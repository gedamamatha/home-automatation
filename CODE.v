==> flow/design.v <==
`timescale 1ns / 1ps
module home_automation (
    input clk, 
    input rst, 
    output trig,
    input echo,
    output scl,
    inout sda,
    input [3:0] sw,
    output [2:0] led
);
    parameter CLK_FREQ = 100_000_000;
    parameter DISTANCE_THRESHOLD = 50; 
    parameter TEMP_THRESHOLD = 25; 
    parameter CORRECT_CODE = 4'b1010; 
    parameter BME280_ADDR = 8'b11101110; 
    parameter TEMP_REG = 8'hFA; 
    parameter CALIB_00 = 8'h88; 
    parameter [2:0] IDLE       = 3'b000;
    parameter [2:0] START      = 3'b001;
    parameter [2:0] SEND_ADDR  = 3'b010;
    parameter [2:0] SEND_REG   = 3'b011;
    parameter [2:0] REPEAT_START = 3'b100;
    parameter [2:0] READ_ADDR  = 3'b101;
    parameter [2:0] READ_DATA  = 3'b110;
    parameter [2:0] STOP       = 3'b111;
    reg trigger_pulse = 0;
    reg [31:0] echo_duration = 0;
    reg [31:0] distance_cm = 0;
    reg distance_valid = 0;
    reg [31:0] i2c_counter = 0;
    reg [7:0] temperature = 0;
    reg [19:0] temperature_raw = 0;
    reg [15:0] dig_T1;
    reg [16:0] dig_T2;
    reg [16:0] dig_T3;
    reg [7:0] calib_data [0:23];
    reg calib_read_done = 0;
    reg [2:0] state = IDLE;
    reg [3:0] bit_count = 0;
    reg [7:0] i2c_data = 0;
    reg scl_out = 1;
    reg sda_out = 1;
    reg ack_received = 0;
    reg [31:0] delay_counter = 0;
    reg [2:0] read_phase = 0;
    reg [7:0] temp_data [0:2]; 
    integer var_temp; 
    reg code_correct = 0;
    reg [31:0] blink_counter = 0;
    reg blink_led = 0;
    reg light_on = 0;
    reg fan_on = 0;
    assign scl = scl_out;
    assign sda = sda_out ? 1'bz : 1'b0;
    reg [31:0] trigger_counter = 0;
    always @(posedge clk or posedge rst) begin
        if (rst) begin
            trigger_pulse <= 0;
            trigger_counter <= 0;
        end else begin
            if (trigger_counter < 1000) begin 
                trigger_pulse <= 1;
                trigger_counter <= trigger_counter + 1;
            end else if (trigger_counter < CLK_FREQ) begin
                trigger_pulse <= 0;
                trigger_counter <= trigger_counter + 1;
            end else begin
                trigger_counter <= 0;
            end
        end
    end
    assign trig = trigger_pulse;
    reg measuring = 0;
    always @(posedge clk or posedge rst) begin
        if (rst) begin
            echo_duration <= 0;
            distance_cm <= 0;
            distance_valid <= 0;
            measuring <= 0;
        end else begin
            if (echo && !measuring) begin
                measuring <= 1;
                echo_duration <= 0;
            end else if (echo && measuring) begin
                echo_duration <= echo_duration + 1;
            end else if (!echo && measuring) begin
                measuring <= 0;
                distance_valid <= 1;
                distance_cm <= (echo_duration * 343) / (2 * (CLK_FREQ / 100));
            end
        end
    end
    always @(posedge clk or posedge rst) begin
        if (rst) begin
            state <= IDLE;
            scl_out <= 1;
            sda_out <= 1;
            i2c_counter <= 0;
            bit_count <= 0;
            ack_received <= 0;
            delay_counter <= 0;
            read_phase <= 0;
            calib_read_done <= 0;
            temperature <= 0;
            dig_T1 <= 0;
            dig_T2 <= 0;
            dig_T3 <= 0;
        end else begin
            case (state)
                IDLE: begin
                    if (delay_counter < CLK_FREQ/10) begin 
                        delay_counter <= delay_counter + 1;
                    end else begin
                        delay_counter <= 0;
                        if (!calib_read_done) begin
                            state <= START;
                            i2c_data <= {BME280_ADDR, 1'b0}; 
                        end else begin
                            if (i2c_counter < CLK_FREQ) begin 
                                i2c_counter <= i2c_counter + 1;
                            end else begin
                                i2c_counter <= 0;
                                state <= START;
                                i2c_data <= {BME280_ADDR, 1'b0}; 
                            end
                        end
                    end
                end
                START: begin
                    if (delay_counter < CLK_FREQ/1000) begin 
                        delay_counter <= delay_counter + 1;
                    end else begin
                        delay_counter <= 0;
                        sda_out <= 0;
                        state <= SEND_ADDR;
                        bit_count <= 7;
                    end
                end
                SEND_ADDR: begin
                    if (delay_counter < CLK_FREQ/10000) begin 
                        delay_counter <= delay_counter + 1;
                    end else begin
                        delay_counter <= 0;
                        scl_out <= ~scl_out;
                        if (scl_out) begin
                            sda_out <= i2c_data[bit_count];
                        end else begin
                            if (bit_count == 0) begin
                                scl_out <= 1;
                                state <= SEND_REG;
                                if (!calib_read_done) begin
                                    i2c_data <= CALIB_00; 
                                end else begin
                                    i2c_data <= TEMP_REG; 
                                end
                                bit_count <= 7;
                            end else begin
                                bit_count <= bit_count - 1;
                            end
                        end
                    end
                end
                SEND_REG: begin
                    if (delay_counter < CLK_FREQ/10000) begin 
                        delay_counter <= delay_counter + 1;
                    end else begin
                        delay_counter <= 0;
                        scl_out <= ~scl_out;
                        if (scl_out) begin
                            sda_out <= i2c_data[bit_count];
                        end else begin
                            if (bit_count == 0) begin
                                scl_out <= 1;
                                state <= REPEAT_START;
                            end else begin
                                bit_count <= bit_count - 1;
                            end
                        end
                    end
                end
                REPEAT_START: begin
                    if (delay_counter < CLK_FREQ/1000) begin 
                        delay_counter <= delay_counter + 1;
                    end else begin
                        delay_counter <= 0;
                        sda_out <= 1;
                        scl_out <= 1;
                        state <= READ_ADDR;
                        i2c_data <= {BME280_ADDR, 1'b1}; 
                        bit_count <= 7;
                    end
                end
                READ_ADDR: begin
                    if (delay_counter < CLK_FREQ/10000) begin 
                        delay_counter <= delay_counter + 1;
                    end else begin
                        delay_counter <= 0;
                        scl_out <= ~scl_out;
                        if (scl_out) begin
                            ack_received <= ~sda;
                        end else begin
                            if (bit_count == 0) begin
                                scl_out <= 1;
                                state <= READ_DATA;
                                bit_count <= 7;
                                if (!calib_read_done) begin
                                    read_phase <= 0;
                                end else begin
                                    read_phase <= 3;
                                end
                            end else begin
                                bit_count <= bit_count - 1;
                            end
                        end
                    end
                end
                READ_DATA: begin
                    if (delay_counter < CLK_FREQ/10000) begin 
                        delay_counter <= delay_counter + 1;
                    end else begin
                        delay_counter <= 0;
                        scl_out <= ~scl_out;
                        if (scl_out) begin
                            if (!calib_read_done) begin
                                calib_data[{read_phase, bit_count}] <= sda;
                            end else if (read_phase > 0) begin
                                temp_data[read_phase-1][bit_count] <= sda;
                            end
                        end else begin
                            if (bit_count == 0) begin
                                if (read_phase == 0) begin
                                    dig_T1 <= {calib_data[1], calib_data[0]};
                                    dig_T2 <= {calib_data[3], calib_data[2]};
                                    dig_T3 <= {calib_data[5], calib_data[4]};
                                    if (read_phase < 23) begin
                                        read_phase <= read_phase + 1;
                                        bit_count <= 7;
                                    end else begin
                                        calib_read_done <= 1;
                                        state <= STOP;
                                    end
                                end else if (read_phase > 1) begin
                                    read_phase <= read_phase - 1;
                                    bit_count <= 7;
                                end else begin
                                    temperature_raw <= {temp_data[0], temp_data[1], temp_data[2][7:4]};
                                    state <= STOP;
                                    var_temp = (temperature_raw / 16) - (dig_T1 * 2);
                                    var_temp = (var_temp * dig_T2) / 2048;
                                    var_temp = (var_temp + (dig_T3 * var_temp) / 4096) / 1024;
                                    temperature <= var_temp / 100; 
                                end
                            end else begin
                                bit_count <= bit_count - 1;
                            end
                        end
                    end
                end
                STOP: begin
                    if (delay_counter < CLK_FREQ/1000) begin  
                        delay_counter <= delay_counter + 1;
                    end else begin
                        delay_counter <= 0;
                        sda_out <= 0;
                        scl_out <= 0;
                        state <= IDLE;
                    end
                end
            endcase
        end
    end
    always @(posedge clk or posedge rst) begin
        if (rst) begin
            code_correct <= 0;
        end else begin
            code_correct <= (sw == CORRECT_CODE);
        end
    end
    always @(posedge clk or posedge rst) begin
        if (rst) begin
            blink_counter <= 0;
            blink_led <= 0;
        end else if (!code_correct) begin
            if (blink_counter < CLK_FREQ / 2) begin
                blink_counter <= blink_counter + 1;
                blink_led <= 1;
            end else if (blink_counter < CLK_FREQ) begin
                blink_counter <= blink_counter + 1;
                blink_led <= 0;
            end else begin
                blink_counter <= 0;
            end
        end else begin
            blink_led <= 0;
        end
    end
    always @(posedge clk or posedge rst) begin
        if (rst) begin
            light_on <= 0;
            fan_on <= 0;
        end else begin
            if (distance_valid && distance_cm < DISTANCE_THRESHOLD && code_correct) begin
                light_on <= 1;
                fan_on <= 1;
            end else begin
                light_on <= 0;
            end
            if (temperature > TEMP_THRESHOLD && code_correct) begin
                fan_on <= 1;
            end else if (distance_cm >= DISTANCE_THRESHOLD) begin
                fan_on <= 0;
            end
        end
    end
    assign led[0] = light_on; 
    assign led[1] = fan_on; 
    assign led[2] = blink_led; 
endmodule
Tool chain data of home_automation
Tool output for the design above, in the order of the flow.
Line numbers count from 1 in the design file above.
Operators: Yosys type, input widths -> output width; for muxes data width and select width s.
The mark - stands for no value.
- top module: home_automation
- clock input: clk
- library: sky130hd
- library corner: tt_025C_1v80

Word-level counts
Yosys after proc, flatten, opt, wreduce and memory -nomap, before mapping. Print and check cells are not counted. Equal cells are merged and count once.
- register bits after elaboration at 284
- noted bits in latches: 0
- memory bits (writable): 0
- ROM bits at 0
- noted word width x clocked read ports: 0
- memory cells at 0
- noted input port bits: 7
- noted elaborated cells: 300
- noted add/sub/neg operators: 11
- multiply operators at 3
- divide/modulo/power cells at 2
- order comparisons: 14
- eq/ne operators: 53
- noted shift operators: 3
- mux-type cells: 108
- noted bitwise logic cells: 18
- noted reduce/logical cells: 54
- operator list (cell ; count):
    $div 32x21->32 const B ; 1
    $mux 32 ; 10
    $mul 32x9->32 ; 1
    $mul 32x9->32 const B ; 1
    $mul 9x21->30 ; 1
    $div 23x8->32 const B ; 1
    $mux 8 ; 25
    $add 32x1->32 const B ; 5
    $lt 32x27->1 const B ; 3
    $pmux 32 s3 ; 1
    $mux 3 ; 30
    $ne 2x2->1 const B ; 30
    $mux 4 ; 13
    $reduce_and 6->1 ; 8
    $lt 32x10->1 const B ; 1
    $lt 32x14->1 const B ; 1
    $lt 32x17->1 const B ; 1
    $lt 32x24->1 const B ; 1
    $lt 32x26->1 const B ; 1
    $ge 32x6->1 const B ; 1
    $lt 32x6->1 const B ; 1
    $reduce_and 7->1 ; 4
    $and 8x8->8 ; 3
    $or 8x8->8 ; 3
    $pmux 8 s3 ; 1
    $pmux 3 s8 ; 1
    $add 21x18->22 ; 1
    $mux 1 ; 21
Other operator kinds: 53; their cells: 95.

Longest topological paths
Depth = most cells in a row (Yosys ltp): at word level without a register or memory, in the mapped netlist without a sequential cell, where the memories' decode and read muxes count.
- noted depth after elaboration: 11
- noted ABC_AREA: 0
- gate-level depth with buffers at 64
- gate-level depth less buffers: 56

Mapped cells and area
Source: synth_stat.txt of the flow (Yosys; design flattened, memories mapped). It holds for the ABC_AREA given above (unset counts as 0); a run with the other value may have another netlist.
Totals and module areas in this step are rounded.
- cell types (type ; count):
    sky130_fd_sc_hd__dfrtp_1 ; 156
    sky130_fd_sc_hd__fa_1 ; 100
    sky130_fd_sc_hd__ha_1 ; 130
    sky130_fd_sc_hd__xnor2_1 ; 119
    sky130_fd_sc_hd__nor2_1 ; 277
    sky130_fd_sc_hd__xor2_1 ; 89
    sky130_fd_sc_hd__nand2_1 ; 172
    sky130_fd_sc_hd__inv_1 ; 153
    sky130_fd_sc_hd__a21oi_1 ; 112
    sky130_fd_sc_hd__nand3_1 ; 83
    sky130_fd_sc_hd__o21ai_0 ; 77
    sky130_fd_sc_hd__nand4_1 ; 39
    sky130_fd_sc_hd__a21o_1 ; 28
    sky130_fd_sc_hd__nor3_1 ; 38
    sky130_fd_sc_hd__a31oi_1 ; 25
    sky130_fd_sc_hd__a211oi_1 ; 19
    sky130_fd_sc_hd__mux2i_1 ; 14
    sky130_fd_sc_hd__and3_1 ; 21
Other cell types: 104; their cells: 463.
- noted standard cells after synthesis: 2115
- chip area (Yosys) at 18000 um^2
- noted area of sequential cells: 3900 um^2
- noted flip-flops: 157

Worst setup path after synthesis
Path of least setup slack by OpenSTA after synthesis, without wires, with an ideal clock, recovery checks aside; 20% of the period is set as input and as output delay. Where synthesis merged equal registers, the netlist keeps one of their names.
- kind: register to register
- start point: register echo_duration[12]
- end point: register distance_cm[1]
- clock period at 20.7 ns
- noted setup time: 0.137 ns
- launch time at the first pin: 0.000 ns
- noted arrival: 14.424 ns
- setup slack at 6.139 ns
- delay of the path: 14.561 ns
- noted driving pins on the path: 61
- noted synthesis period reached: 14.561 ns
"delay of the path" is the arrival time less input delay plus setup time.
"driving pins on the path" counts driving pins, that of a launching flip-flop among them; a cell with two outputs on the path counts twice.
"synthesis period reached" = period - worst setup slack (recovery checks aside). The figure is calculated, with input and output delays left at 20% of the set period.
The rows between start and end are the longest chain of elaborated cells between them; the timing report does not say that the signal goes this way. Where chains are equally long, one stands for them.
A line is the first line of the expression or statement that the cell stems from. Yosys adds cells for indexed reads and writes and turns some case tables into memories.
At most two assigning lines are given for a register; there are more.
- path through: sky130_fd_sc_hd__dfrtp_1 > sky130_fd_sc_hd__inv_1 > sky130_fd_sc_hd__fa_1 > sky130_fd_sc_hd__inv_1 > sky130_fd_sc_hd__ha_1 > sky130_fd_sc_hd__fa_1 > sky130_fd_sc_hd__inv_1 > sky130_fd_sc_hd__fa_1 > sky130_fd_sc_hd__inv_1 > sky130_fd_sc_hd__ha_1 > sky130_fd_sc_hd__buf_4 > sky130_fd_sc_hd__a21o_1 > sky130_fd_sc_hd__a211o_1 > sky130_fd_sc_hd__or4_1 > sky130_fd_sc_hd__and3_1 > sky130_fd_sc_hd__buf_2 > sky130_fd_sc_hd__o31ai_2 > sky130_fd_sc_hd__and4_1 > [... 25 more ...] > sky130_fd_sc_hd__or3_1 > sky130_fd_sc_hd__a21oi_1 > sky130_fd_sc_hd__a41o_1 > sky130_fd_sc_hd__nand3b_2 > sky130_fd_sc_hd__or4_1 > sky130_fd_sc_hd__o41a_1 > sky130_fd_sc_hd__o21a_1 > sky130_fd_sc_hd__buf_6 > sky130_fd_sc_hd__nor4_2 > sky130_fd_sc_hd__o2bb2ai_1 > sky130_fd_sc_hd__o31ai_2 > sky130_fd_sc_hd__nand3_1 > sky130_fd_sc_hd__a21o_1 > sky130_fd_sc_hd__a311o_1 > sky130_fd_sc_hd__a211oi_1 > sky130_fd_sc_hd__o21bai_1 > sky130_fd_sc_hd__a21boi_2 > sky130_fd_sc_hd__a21oi_1
- cells in the longest elaborated chain at 2
- elaborated cells on any way between the ends: 2
- source lines of those cells at 1
- those cells by class: mul: 1; div: 1
- ends and longest elaborated chain, post-synthesis (item ; line ; RTL):
    from (decl) ; 28 ; reg [31:0] echo_duration = 0;
    from (assign) ; 77 ; echo_duration <= 0;
    from (assign) ; 86 ; echo_duration <= echo_duration + 1;
    $mul 32x9->32 ; 90 ; distance_cm <= (echo_duration * 343) / (2 * (CLK_FREQ / 100));
    $div 32x21->32 ; 90 ;
    to (assign) ; 78 ; distance_cm <= 0;
    to (assign) ; 90 ;
    to (decl) ; 29 ; reg [31:0] distance_cm = 0;

Timing after layout
From the final timing report of record 1: the path of least setup slack in the routed layout; clock arrival at registers is part of the times.
- kind: register to register
- start point: register echo_duration[5]
- end point: register distance_cm[1]
- clock period at 13.4 ns
- noted setup time: 0.13 ns
- launch time at the first pin: 0.49 ns
- noted arrival: 14.56 ns
- setup slack at -0.81 ns
- noted driving pins on the path: 60
The rows between start and end are the longest chain of elaborated cells between them; the timing report does not say that the signal goes this way. Where chains are equally long, one stands for them.
At most two assigning lines are given for a register; there are more.
- path through: sky130_fd_sc_hd__dfrtp_2 > sky130_fd_sc_hd__inv_4 > sky130_fd_sc_hd__fa_1 > sky130_fd_sc_hd__inv_1 > sky130_fd_sc_hd__ha_1 > sky130_fd_sc_hd__inv_1 > sky130_fd_sc_hd__fa_1 > sky130_fd_sc_hd__inv_1 > sky130_fd_sc_hd__fa_1 > sky130_fd_sc_hd__ha_4 > sky130_fd_sc_hd__o211a_1 > sky130_fd_sc_hd__a211o_1 > sky130_fd_sc_hd__a32o_2 > sky130_fd_sc_hd__buf_6 > sky130_fd_sc_hd__o2111a_1 > sky130_fd_sc_hd__a211oi_4 > sky130_fd_sc_hd__and3_4 > sky130_fd_sc_hd__and3_4 > [... 24 more ...] > sky130_fd_sc_hd__o211ai_4 > sky130_fd_sc_hd__or3_1 > sky130_fd_sc_hd__a21oi_2 > sky130_fd_sc_hd__a41o_1 > sky130_fd_sc_hd__nand3b_4 > sky130_fd_sc_hd__or4_1 > sky130_fd_sc_hd__o41a_1 > sky130_fd_sc_hd__o211a_1 > sky130_fd_sc_hd__maj3_2 > sky130_fd_sc_hd__o2bb2ai_4 > sky130_fd_sc_hd__o31ai_4 > sky130_fd_sc_hd__nand3_1 > sky130_fd_sc_hd__a21o_1 > sky130_fd_sc_hd__a311o_1 > sky130_fd_sc_hd__a211oi_2 > sky130_fd_sc_hd__o21bai_1 > sky130_fd_sc_hd__a21boi_2 > sky130_fd_sc_hd__a21oi_1
- cells in the longest elaborated chain at 2
- elaborated cells on any way between the ends: 2
- source lines of those cells at 1
- those cells by class: mul: 1; div: 1
- ends and longest elaborated chain, post-layout (item ; line ; RTL):
    from (decl) ; 28 ; reg [31:0] echo_duration = 0;
    from (assign) ; 77 ; echo_duration <= 0;
    from (assign) ; 86 ; echo_duration <= echo_duration + 1;
    $mul 32x9->32 ; 90 ; distance_cm <= (echo_duration * 343) / (2 * (CLK_FREQ / 100));
    $div 32x21->32 ; 90 ;
    to (assign) ; 78 ; distance_cm <= 0;
    to (assign) ; 90 ;
    to (decl) ; 29 ; reg [31:0] distance_cm = 0;

Data sheet: physical implementation of home_automation

home_automation through Yosys and OpenROAD on sky130hd: 2 stored runs, unordered, with their settings and measured results. The constraints put input and output delay at 20% of the set period each and load the outputs with 0.01 pF.
By "clock period reached" is meant the clock period of the run minus its worst setup slack. This is arithmetic on one report: input and output delays are still those of the set period (20% each).
"time of the worst setup path" is the time allowed to the run's worst setup path (the clock period less input and output delay, where it has them) less its slack. Clock arrival times count: a late capture clock shortens it, a late launch clock lengthens it.
"total power of the final layout": no workload was simulated; the value follows from the tool's default switching activity.
The measured numbers are rounded.

Record 1
Settings were period_ns = 13.4; CORE_UTILIZATION = 37; SETUP_SLACK_MARGIN = 2.54; CORE_MARGIN = 5; CELL_PAD_IN_SITES_GLOBAL_PLACEMENT = 2; GPL_ROUTABILITY_DRIVEN = 0; CTS_CLUSTER_SIZE = 90; CAP_MARGIN = 30; SLEW_MARGIN = 10; MIN_ROUTING_LAYER = met1; MAX_ROUTING_LAYER = met5
- noted the total power of the final layout: 1500 µW
- noted the synthesized cell area: 18000 um^2
- std-cell area (final layout): 25000 um^2
- noted the smallest setup slack: -0.81 ns
- noted the sum of negative setup slack: -1.1 ns
- noted the area inside the die boundary: 53000 um^2
- noted the clock period reached: 14.214 ns
- noted the time of the worst setup path: 14.21 ns
- worst path kind: register to register
- post-route worst hold slack at 0.49 ns
- noted the utilization in the final report: 0.53

Record 2
Settings were period_ns = 10.7; CORE_UTILIZATION = 57; SETUP_SLACK_MARGIN = 0.61; PLACE_DENSITY = 0.94; CORE_MARGIN = 9; CELL_PAD_IN_SITES_GLOBAL_PLACEMENT = 0; CTS_CLUSTER_DIAMETER = 131; CAP_MARGIN = 30; SLEW_MARGIN = 20
- stopped before the end: routing reported GRT-0232
